==> flow/design.v <==
module jtag (
	input TCK,  
	input TDI,
	output reg TDO,
	input TMS,
  	input HREADY,
  	input HRESP,
  	input [31:0] HRDATA,
  	output reg HWRITE,
  	output reg [1:0] HTRANS,
  	output reg [31:0] HWDATA,
  	output reg [31:0] HADDR
);
parameter REGISTER_SIZE = 32;
parameter IR_SIZE = 4;
parameter STATE_SIZE = 4;
parameter TEST_LOGIC_RESET = 4'h0, 
  RUN_TEST_IDLE = 4'hf, 
  SELECT_DR_SCAN = 4'he, 
  CAPTURE_DR = 4'hd, 
  SHIFT_DR = 4'hc, 
  EXIT_1_DR = 4'hb, 
  PAUSE_DR = 4'ha, 
  EXIT_2_DR = 4'h9, 
  UPDATE_DR = 4'h8, 
  SELECT_IR_SCAN = 4'h7, 
  CAPTURE_IR = 4'h6, 
  SHIFT_IR = 4'h5, 
  EXIT_1_IR = 4'h4, 
  PAUSE_IR = 4'h3, 
  EXIT_2_IR = 4'h2, 
  UPDATE_IR = 4'h1;
  parameter BYPASS = 4'b0000;
  parameter IDCODE = 4'b1000;
  parameter ADDR =   4'b0100;
  parameter WDATA =  4'b1100;
  parameter RDATA =  4'b0010;
  reg [IR_SIZE-1:0] IR;
  reg [IR_SIZE-1:0] LATCH_IR;
  reg [STATE_SIZE-1:0] state;
  reg [STATE_SIZE-1:0] next_state;
always @ (posedge TCK)
begin : JTAG
 case(state)
	TEST_LOGIC_RESET : if (TMS == 1'b1) begin
	             state <= TEST_LOGIC_RESET;
	           end else if (TMS == 1'b0) begin
	             state <= RUN_TEST_IDLE;
	           end
	RUN_TEST_IDLE : if (TMS == 1'b1) begin
	            state <= SELECT_DR_SCAN;
	          end else if (TMS == 1'b0) begin
	            state <= RUN_TEST_IDLE;
	          end
	SELECT_DR_SCAN : if (TMS == 1'b1) begin
	            state <= SELECT_IR_SCAN;
	          end else if (TMS == 1'b0) begin
	            state <= CAPTURE_DR;
	          end
	CAPTURE_DR : if (TMS == 1'b1) begin
	            state <= EXIT_1_DR;
	          end else if (TMS == 1'b0) begin
	            state <= SHIFT_DR;
	          end
	SHIFT_DR : if (TMS == 1'b1) begin
	            state <= EXIT_1_DR;
	          end else if (TMS == 1'b0) begin
	            state <= SHIFT_DR;
	          end
	EXIT_1_DR : if (TMS == 1'b1) begin
	            state <= UPDATE_DR;
	          end else if (TMS == 1'b0) begin
	            state <= PAUSE_DR;
	          end
	PAUSE_DR : if (TMS == 1'b1) begin
	            state <= EXIT_2_DR;
	          end else if (TMS == 1'b0) begin
	            state <= PAUSE_DR;
	          end
	EXIT_2_DR : if (TMS == 1'b1) begin
	            state <= UPDATE_DR;
	          end else if (TMS == 1'b0) begin
	            state <= SHIFT_DR;
	          end
	UPDATE_DR : if (TMS == 1'b1) begin
	            state <= SELECT_DR_SCAN;
	          end else if (TMS == 1'b0) begin
	            state <= RUN_TEST_IDLE;
	          end
	SELECT_IR_SCAN : if (TMS == 1'b1) begin
	            state <= TEST_LOGIC_RESET;
	          end else if (TMS == 1'b0) begin
	            state <= CAPTURE_IR;
	          end
	CAPTURE_IR : if (TMS == 1'b1) begin
	            state <= EXIT_1_IR;
	          end else if (TMS == 1'b0) begin
	            state <= SHIFT_IR;
	          end
	SHIFT_IR : if (TMS == 1'b1) begin
	            state <= EXIT_1_IR;
	          end else if (TMS == 1'b0) begin
	            state <= SHIFT_IR;
	          end
	EXIT_1_IR : if (TMS == 1'b1) begin
	            state <= UPDATE_IR;
	          end else if (TMS == 1'b0) begin
	            state <= PAUSE_IR;
	          end
	PAUSE_IR : if (TMS == 1'b1) begin
	            state <= EXIT_2_IR;
	          end else if (TMS == 1'b0) begin
	            state <= PAUSE_IR;
	          end
	EXIT_2_IR : if (TMS == 1'b1) begin
	            state <= UPDATE_IR;
	          end else if (TMS == 1'b0) begin
	            state <= SHIFT_IR;
	          end
	UPDATE_IR : if (TMS == 1'b1) begin
	            state <= SELECT_DR_SCAN;
	          end else if (TMS == 1'b0) begin
	            state <= RUN_TEST_IDLE;
	          end
	default : state <= TEST_LOGIC_RESET;
  endcase
end
reg instruction_tdo;
always @ (posedge TCK)
begin
  if (state == TEST_LOGIC_RESET)
    IR[IR_SIZE-1:0] <= 0;
  else if(state == CAPTURE_IR)
    IR <= 4'b0000;
  else if(state == SHIFT_IR)
    IR[IR_SIZE-1:0] <= {TDI, IR[IR_SIZE-1:1]};
end
assign instruction_tdo = IR[0];
always @ (negedge TCK)
begin
 if (state == TEST_LOGIC_RESET)
    LATCH_IR <= 4'b0000;
  else if(state == UPDATE_IR)
    LATCH_IR <= IR;
end
wire  bypassed_tdo;
reg   bypass_reg;
always @ (posedge TCK)
begin
  if (state == TEST_LOGIC_RESET)
    bypass_reg <= 1'b0;
  else if (LATCH_IR == BYPASS && state == CAPTURE_DR)
    bypass_reg<= 1'b0;
  else if(LATCH_IR == BYPASS && state == SHIFT_DR)
    bypass_reg<= TDI;
end
assign bypassed_tdo = bypass_reg;
  reg [REGISTER_SIZE-1:0] DR_IDCODE;
wire        idcode_tdo;
always @ (posedge TCK)
begin
  if (state == TEST_LOGIC_RESET)
    DR_IDCODE <= 32'hf0f0f0f0;
  else if(LATCH_IR == IDCODE && state == CAPTURE_DR)
    DR_IDCODE <= 32'hf0f0f0f0;
  else if(LATCH_IR == IDCODE && state == SHIFT_DR)
    DR_IDCODE <=  {TDI, DR_IDCODE[REGISTER_SIZE-1:1]};
end
assign idcode_tdo = DR_IDCODE[0];
reg [REGISTER_SIZE-1:0] DR_ADDR;
wire        addr_tdo;
always @ (posedge TCK)
begin
  if (state == TEST_LOGIC_RESET)
    DR_ADDR <= 32'b0;
  else if(LATCH_IR == ADDR && state == CAPTURE_DR)
    DR_ADDR <= 32'b0;
  else if(LATCH_IR == ADDR && state == SHIFT_DR)
    DR_ADDR <=  {TDI, DR_ADDR[REGISTER_SIZE-1:1]};
end
assign addr_tdo = DR_ADDR[0];
reg [REGISTER_SIZE-1:0] DR_WDATA;
reg TOGGLE_WRITE;
wire        wdata_tdo;
always @ (posedge TCK)
begin
  if (state == TEST_LOGIC_RESET)
    begin
    	DR_WDATA <= 32'b0;
  		TOGGLE_WRITE <= 1'b0;
    end
  else if(LATCH_IR == WDATA && state == CAPTURE_DR)
    DR_WDATA <= 32'b0;
  else if(LATCH_IR == WDATA && state == SHIFT_DR)
    DR_WDATA <=  {TDI, DR_WDATA[REGISTER_SIZE-1:1]};
  else if(LATCH_IR == WDATA && state == UPDATE_DR && HREADY == 1'b1)
    begin
    	HADDR <= DR_ADDR;
    	HWRITE <= 1'b1;
    	TOGGLE_WRITE <= 1'b1;
    end
end
always @ (posedge TCK)
begin
  if (TOGGLE_WRITE == 1'b1 && LATCH_IR == WDATA)
    begin
    	TOGGLE_WRITE <= 1'b0;
  		HWDATA <= DR_WDATA;
    end
end
assign wdata_tdo = DR_WDATA[0];
always @ (negedge TCK)
  begin
    case(LATCH_IR)
      IDCODE:            TDO = idcode_tdo;
      ADDR:				 TDO = addr_tdo;
      default:           TDO = bypassed_tdo;
    endcase
  end
endmodule
From RTL to reports: jtag --
Tool output for the design above, in the order of the flow. Line numbers count from 1 in the design file above. Operators carry their Yosys type and port widths (W data, S select, Z words). The mark - stands for no value.
Inputs: top module jtag, clock port TCK, cell library sky130hd, timing corner tt_025C_1v80

Word level --
Yosys after proc, flatten, opt, wreduce and memory -nomap, before mapping. Memory bits, and registers merged into a memory's read port (data or address), are not among the register bits. Print and check cells are not counted.
Bit counts: flip-flop bits (word level) 110, bits of input ports 37, word-level cells 64
Cells by class: eq/ne operators 18, multiplexer cells 14, bitwise logic cells 3, reduce/logical cells 21
Operators by type and width (number):
- $pmux W4 S12 | 1
- $eq A4 B4 Y1 const B | 10
- $eq A4 B3 Y1 const B | 5
- $reduce_bool A16 Y1 | 1
- $reduce_or A2 Y1 | 6
- $mux W3 | 4
- $logic_and A1 B1 Y1 | 10
- $eq A4 B2 Y1 const B | 2
- $logic_not A4 Y1 | 2
- $mux W4 | 2
- $mux W2 | 3
- $eq A4 B1 Y1 const B | 1
- $reduce_and A4 Y1 | 1
- $not A1 Y1 | 3
- $reduce_or A3 Y1 | 1
- $mux W1 | 3
- $pmux W1 S2 | 1

Longest topological paths --
Depth = most cells in a row (Yosys ltp): at word level without a register or memory, in the mapped netlist without a sequential cell, where the memories' decode and read muxes count.
Logic depth: depth in word-level cells 4, ABC_AREA 0, mapped depth 6

Netlist --
Source: synth_stat.txt of the flow (Yosys; design flattened, memories mapped). It holds for the ABC_AREA given above (unset counts as 0); a run with the other value may have another netlist.
Mapped netlist: cells in the netlist 459, cell area after synthesis 4603.2 um^2, sequential area 2762.6 um^2, mapped flip-flops 122
Cells by type (number):
- sky130_fd_sc_hd__dfxtp_1 | 90
- sky130_fd_sc_hd__edfxtp_1 | 32
- sky130_fd_sc_hd__nand3_1 | 80
- sky130_fd_sc_hd__o21ai_0 | 62
- sky130_fd_sc_hd__buf_4 | 36
- sky130_fd_sc_hd__a21oi_1 | 50
- sky130_fd_sc_hd__clkbuf_1 | 28
- sky130_fd_sc_hd__mux2i_1 | 8
- sky130_fd_sc_hd__nor2_1 | 15
- sky130_fd_sc_hd__buf_2 | 8
- sky130_fd_sc_hd__nor2b_1 | 5
- sky130_fd_sc_hd__nor3_1 | 6
- sky130_fd_sc_hd__o21ai_1 | 5
- sky130_fd_sc_hd__o21a_1 | 3
- sky130_fd_sc_hd__a41o_1 | 2
- sky130_fd_sc_hd__and2_1 | 3
- sky130_fd_sc_hd__inv_1 | 5
- sky130_fd_sc_hd__nor4b_2 | 1
Not listed: further types 16, cells in them 20.

## Implementation results

2 stored runs of jtag in the flow (synthesis by Yosys, layout by OpenROAD, sky130hd cells), in arbitrary order. Constraints: input delay and output delay 20% of the set period each, output load 0.01 pF.

[job 1] flow files
==> flow/run.sh <==
#!/bin/bash
# the make line also repeats the synthesis and layout settings of config.mk as NAME=value (left out here)
make -C /OpenROAD-flow-scripts/flow DESIGN_CONFIG=/design/flow/config.mk WORK_HOME=/design/flow/orfs CLKGATE_MAP_FILE= finish
==> flow/config.mk <==
export PLATFORM = sky130hd
export DESIGN_NAME = jtag
export DESIGN_NICKNAME = jtag
export VERILOG_FILES = /design/flow/design.v
export SDC_FILE = /design/flow/constraint.sdc
export NUM_CORES = 4
export LEC_CHECK = 0
export CAP_MARGIN = 20
export CELL_PAD_IN_SITES_DETAIL_PLACEMENT = 1
export CELL_PAD_IN_SITES_GLOBAL_PLACEMENT = 0
export CORE_ASPECT_RATIO = 1.55
export CORE_MARGIN = 2
export CORE_UTILIZATION = 71
export CTS_CLUSTER_DIAMETER = 280
export GPL_TIMING_DRIVEN = 0
export MAX_ROUTING_LAYER = met4
export MIN_ROUTING_LAYER = met1
export SETUP_SLACK_MARGIN = 2.14
export SLEW_MARGIN = 20
==> flow/constraint.sdc <==
create_clock -name core_clock -period 7.64 [get_ports {TCK}]
set_input_delay 1.5280 -clock core_clock [delete_from_list [all_inputs] [get_ports {TCK}]]
set_output_delay 1.5280 -clock core_clock [all_outputs]
set_load 0.01 [all_outputs]

[job 1] result: did not finish, placement stopped with DPL-0033

[job 2] flow files
==> flow/run.sh <==
#!/bin/bash
# the make line also repeats the synthesis and layout settings of config.mk as NAME=value (left out here)
make -C /OpenROAD-flow-scripts/flow DESIGN_CONFIG=/design/flow/config.mk WORK_HOME=/design/flow/orfs CLKGATE_MAP_FILE= finish
==> flow/config.mk <==
export PLATFORM = sky130hd
export DESIGN_NAME = jtag
export DESIGN_NICKNAME = jtag
export VERILOG_FILES = /design/flow/design.v
export SDC_FILE = /design/flow/constraint.sdc
export NUM_CORES = 4
export LEC_CHECK = 0
export ABC_AREA = 1
export CAP_MARGIN = 5
export CELL_PAD_IN_SITES_DETAIL_PLACEMENT = 2
export CELL_PAD_IN_SITES_GLOBAL_PLACEMENT = 0
export CORE_MARGIN = 2
export CORE_UTILIZATION = 62
export CTS_CLUSTER_DIAMETER = 395
export CTS_CLUSTER_SIZE = 24
export GPL_TIMING_DRIVEN = 0
export MAX_ROUTING_LAYER = met5
export PLACE_DENSITY_LB_ADDON = 0.05
export SETUP_SLACK_MARGIN = 0.7
export SLEW_MARGIN = 20
==> flow/constraint.sdc <==
create_clock -name core_clock -period 9.21 [get_ports {TCK}]
set_input_delay 1.8420 -clock core_clock [delete_from_list [all_inputs] [get_ports {TCK}]]
set_output_delay 1.8420 -clock core_clock [all_outputs]
set_load 0.01 [all_outputs]

[job 2] result: did not finish, placement stopped with DPL-0033
